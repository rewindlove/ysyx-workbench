==> flow/design.v <==
module ysyx_23060278_pc_reg(
		input clk,
		input rst,
		input jal_en,
		input jalr_en,
    input brpc_en,
    input [31:0]imm,
		input [31:0]result,
    input pc_wen,
		output [31:0]dnpc,
		output [31:0]snpc,
    output reg [31:0]tmp_pc,
		output reg [31:0]pc
);
  wire [31:0]br_pc = pc + imm;
	wire [31:0]jal_pc = result;
	wire [31:0]jalr_pc = result & {{31{1'b1}}, 1'b0};	 
	wire snpc_en = (!jal_en) & (!jalr_en) &(!brpc_en);	
	assign snpc = pc + 4;
  assign dnpc = snpc_en ? snpc    :
                jal_en  ? jal_pc  :
                jalr_en ? jalr_pc :
                brpc_en ? br_pc   :
                pc + 4;
	always @(posedge clk)	begin
			if(rst)	begin
				pc <= 32'h80000000;	 
			end
			else if (pc_wen) begin
        pc <= dnpc;
        tmp_pc <= pc;
			end
	end
endmodule
# Tool chain data of ysyx_23060278_pc_reg
# The steps from the RTL of ysyx_23060278_pc_reg to its reports follow in flow order.
# Lines are those of the file above, counted from 1.
# Operators: Yosys type, input widths -> output width; for muxes data width and select width s.
# Cell names lack the library's common part.
# The mark -- stands for no value.
dict set report inputs {
  top {ysyx_23060278_pc_reg}
  clock {clk}
  library {sky130hd}
  corner {tt_025C_1v80}
}

# After elaboration
# Source: Yosys, flattened and elaborated, memories not mapped. Widths are those after wreduce. Registers that Yosys merges into a memory's read port (data or address) are not register bits. Print and check cells do not count. Equal cells are merged and count once.
dict set report classes {
  logic 3
  n_addsub 2
  mux 4
  reduce_and_logical 4
}
# cell n
set ops {}
lappend ops {{$mux 32} 4}
lappend ops {{$add 32x3->32 const B} 1}
lappend ops {{$add 32x32->32} 1}
lappend ops {{$logic_not 1->1} 3}
lappend ops {{$and 1x1->1} 2}
lappend ops {{$reduce_and 2->1} 1}
lappend ops {{$not 1->1} 1}
dict set report bits {
  elab_cells 15
  register_bits 64
}

# Longest topological paths
# Yosys ltp: most cells in a row. Word level: on the elaborated netlist, between registers, memories and ports. Mapped: between sequential cells and ports; inverters and the memories' decode and read muxes count.
dict set report depth {
  depth_word 5
  ABC_AREA 0
  depth_mapped 10
  ltp_nobuf 10
}

# Mapped cells and area
# Yosys stat after the flow's synthesis: flattened, memories mapped to cells. It holds for the ABC_AREA given above (unset counts as 0); a run with the other value may have another netlist.
# Totals and module areas in this step are rounded.
# cell_type n
set types {}
lappend types {edfxtp_1 32}
lappend types {dfxtp_1 32}
lappend types {ha_1 32}
lappend types {mux2i_1 24}
lappend types {a21oi_1 46}
lappend types {nand2_1 61}
lappend types {nor2_1 58}
lappend types {xnor2_1 24}
lappend types {xor2_1 19}
lappend types {o21ai_0 33}
lappend types {nand3_1 28}
lappend types {a21o_1 17}
lappend types {clkbuf_1 27}
lappend types {nand2b_1 15}
lappend types {inv_1 23}
lappend types {and3_1 12}
lappend types {nand4_1 11}
lappend types {o211ai_1 9}
# Other cell types: 47; their cells: 143.
dict set report synth_totals {
  buffers 34
  seq_area_um2 1600
  yosys_area_um2 5330
  cells 646
  flip_flops 64
}

# Timing after synthesis
# Source: OpenSTA report_checks on the synthesized netlist (no wires, ideal clock, input and output delay 20% of the period each), path of least setup slack; recovery checks are left aside. Register names are those of the netlist, which keeps one name where synthesis merged equal registers.
dict set report synth_path {
  path_type {input-to-output}
  startpoint {input imm[0]}
  endpoint {output dnpc[30]}
  tclk_ns 7.37
  launch_ns 1.474
  driving_pins 10
  path_buffers 0
  path_slack_ns 2.053
  output_delay_ns 1.474
  delay_ns 2.369
  arrival_ns 3.843
  period_less_setup_slack_ns 5.317
}
# "delay_ns" is the arrival time less input delay plus setup time.
# At an output port there is no setup time.
# "driving_pins" counts driving pins, that of a launching flip-flop among them; a cell with two outputs on the path counts twice.
# "period_less_setup_slack_ns" is the clock period less the worst setup slack; recovery checks do not enter. This is arithmetic on one report: input and output delays are still those of the set period (20% each).
# The rows between start and end are the longest chain of elaborated cells between them; the timing report does not say that the signal goes this way. Where chains are equally long, one stands for them.
# A line is the first line of the expression or statement that the cell stems from. Yosys adds cells for indexed reads and writes and turns some case tables into memories.
dict set report synth_between {
  path_cell_list {ha_1 fa_1 a21oi_1 o211ai_1 a21oi_2 o31ai_4 o2111a_1 o311ai_0 o211ai_1 a21oi_1}
  elab_chain_len 5
  cells_between 5
  cone_lines 5
  cone_classes {add/sub: 1; mux: 4}
}
# element line
set synth_rtl {}
lappend synth_rtl {{start: declaration} 7} ;# input [31:0]imm,
lappend synth_rtl {{$add 32x32->32} 15} ;# wire [31:0]br_pc = pc + imm;
lappend synth_rtl {{$mux 32} 23} ;# brpc_en ? br_pc   :
lappend synth_rtl {{$mux 32} 22} ;# jalr_en ? jalr_pc :
lappend synth_rtl {{$mux 32} 21} ;# jal_en  ? jal_pc  :
lappend synth_rtl {{$mux 32} 20} ;# assign dnpc = snpc_en ? snpc    :
lappend synth_rtl {{end: declaration} 10} ;# output [31:0]dnpc,

# Path in the finished layout
# From the final timing report of flow run A: the path of least setup slack in the routed layout; clock arrival at registers is part of the times.
dict set report layout_path {
  path_type {input-to-output}
  startpoint {input imm[0]}
  endpoint {output dnpc[20]}
  driving_pins 13
  launch_ns 1.26
  arrival_ns 4.78
  output_delay_ns 1.26
  tclk_ns 6.3
  path_buffers 3
  path_slack_ns 0.26
}
# The rows between start and end are the longest chain of elaborated cells between them; the timing report does not say that the signal goes this way. Where chains are equally long, one stands for them.
dict set report layout_between {
  path_cell_list {clkdlybuf4s50_1 ha_1 fa_1 a21oi_1 o211ai_1 a21oi_2 buf_4 o2111ai_1 a31oi_1 xor2_1 a211o_1 nand2_1 clkdlybuf4s50_1}
  elab_chain_len 5
  cells_between 5
  cone_lines 5
  cone_classes {add/sub: 1; mux: 4}
}
# element line
set layout_rtl {}
lappend layout_rtl {{start: declaration} 7} ;# input [31:0]imm,
lappend layout_rtl {{$add 32x32->32} 15} ;# wire [31:0]br_pc = pc + imm;
lappend layout_rtl {{$mux 32} 23} ;# brpc_en ? br_pc   :
lappend layout_rtl {{$mux 32} 22} ;# jalr_en ? jalr_pc :
lappend layout_rtl {{$mux 32} 21} ;# jal_en  ? jal_pc  :
lappend layout_rtl {{$mux 32} 20} ;# assign dnpc = snpc_en ? snpc    :
lappend layout_rtl {{end: declaration} 10} ;# output [31:0]dnpc,

Data sheet: physical implementation of ysyx_23060278_pc_reg

Stored flow runs of ysyx_23060278_pc_reg (2 of them; Yosys, OpenROAD, sky130hd). They differ in their settings and are not a sequence. Constraints: input delay and output delay 20% of the set period each, output load 0.01 pF.
By "period_reached_ns" is meant the clock period of the run minus its worst setup slack. This is arithmetic on one report: input and output delays are still those of the set period (20% each).
By "worst_path_time_ns" is meant the share of the clock period that the worst setup path is allowed (20% is reserved at inputs, 20% at outputs), minus its slack. Clock arrival times at its registers enter into it.
By "fin_power_mw" is meant OpenSTA's value without simulated activity: inputs other than the clock are taken to toggle once in ten clock periods, and the tool carries that through the logic.
Measured values are rounded.

[flow] flow run A: files
==> flow/run.sh <==
#!/bin/bash
# the make line also repeats the synthesis and layout settings of config.mk as NAME=value (left out here)
make -C /OpenROAD-flow-scripts/flow DESIGN_CONFIG=/design/flow/config.mk WORK_HOME=/design/flow/orfs CLKGATE_MAP_FILE= finish
==> flow/config.mk <==
export PLATFORM = sky130hd
export DESIGN_NAME = ysyx_23060278_pc_reg
export DESIGN_NICKNAME = ysyx_23060278_pc_reg
export VERILOG_FILES = /design/flow/design.v
export SDC_FILE = /design/flow/constraint.sdc
export NUM_CORES = 4
export LEC_CHECK = 0
export CAP_MARGIN = 20
export CORE_MARGIN = 2
export CORE_UTILIZATION = 40
export SLEW_MARGIN = 20
==> flow/constraint.sdc <==
create_clock -name core_clock -period 6.3 [get_ports {clk}]
set_input_delay 1.2600 -clock core_clock [delete_from_list [all_inputs] [get_ports {clk}]]
set_output_delay 1.2600 -clock core_clock [all_outputs]
set_load 0.01 [all_outputs]

[flow] flow run A: metrics
[metrics] final_util_pct = 59.2
[metrics] ws_hold_ns = 0.569
[metrics] tns_setup_ns = 0.000
[metrics] ys_area_um2 = 5330
[metrics] finish.stdcell_area_um2 = 7770
[metrics] fin_power_mw = 1.58
[metrics] design_die_area_um2 = 14300
[metrics] worst_path_time_ns = 3.52
[metrics] path_kind = input-to-output
[metrics] period_reached_ns = 6.036
[metrics] final_setup_ws_ns = 0.264

[flow] flow run B: files
==> flow/run.sh <==
#!/bin/bash
# the make line also repeats the synthesis and layout settings of config.mk as NAME=value (left out here)
make -C /OpenROAD-flow-scripts/flow DESIGN_CONFIG=/design/flow/config.mk WORK_HOME=/design/flow/orfs CLKGATE_MAP_FILE= finish
==> flow/config.mk <==
export PLATFORM = sky130hd
export DESIGN_NAME = ysyx_23060278_pc_reg
export DESIGN_NICKNAME = ysyx_23060278_pc_reg
export VERILOG_FILES = /design/flow/design.v
export SDC_FILE = /design/flow/constraint.sdc
export NUM_CORES = 4
export LEC_CHECK = 0
export ABC_AREA = 0
export CAP_MARGIN = 20
export CELL_PAD_IN_SITES_DETAIL_PLACEMENT = 2
export CORE_MARGIN = 6
export CORE_UTILIZATION = 59
export SETUP_SLACK_MARGIN = 0.26
export SLEW_MARGIN = 10
==> flow/constraint.sdc <==
create_clock -name core_clock -period 4.4 [get_ports {clk}]
set_input_delay 0.8800 -clock core_clock [delete_from_list [all_inputs] [get_ports {clk}]]
set_output_delay 0.8800 -clock core_clock [all_outputs]
set_load 0.01 [all_outputs]

[flow] flow run B: not finished: placement ended with a tool error
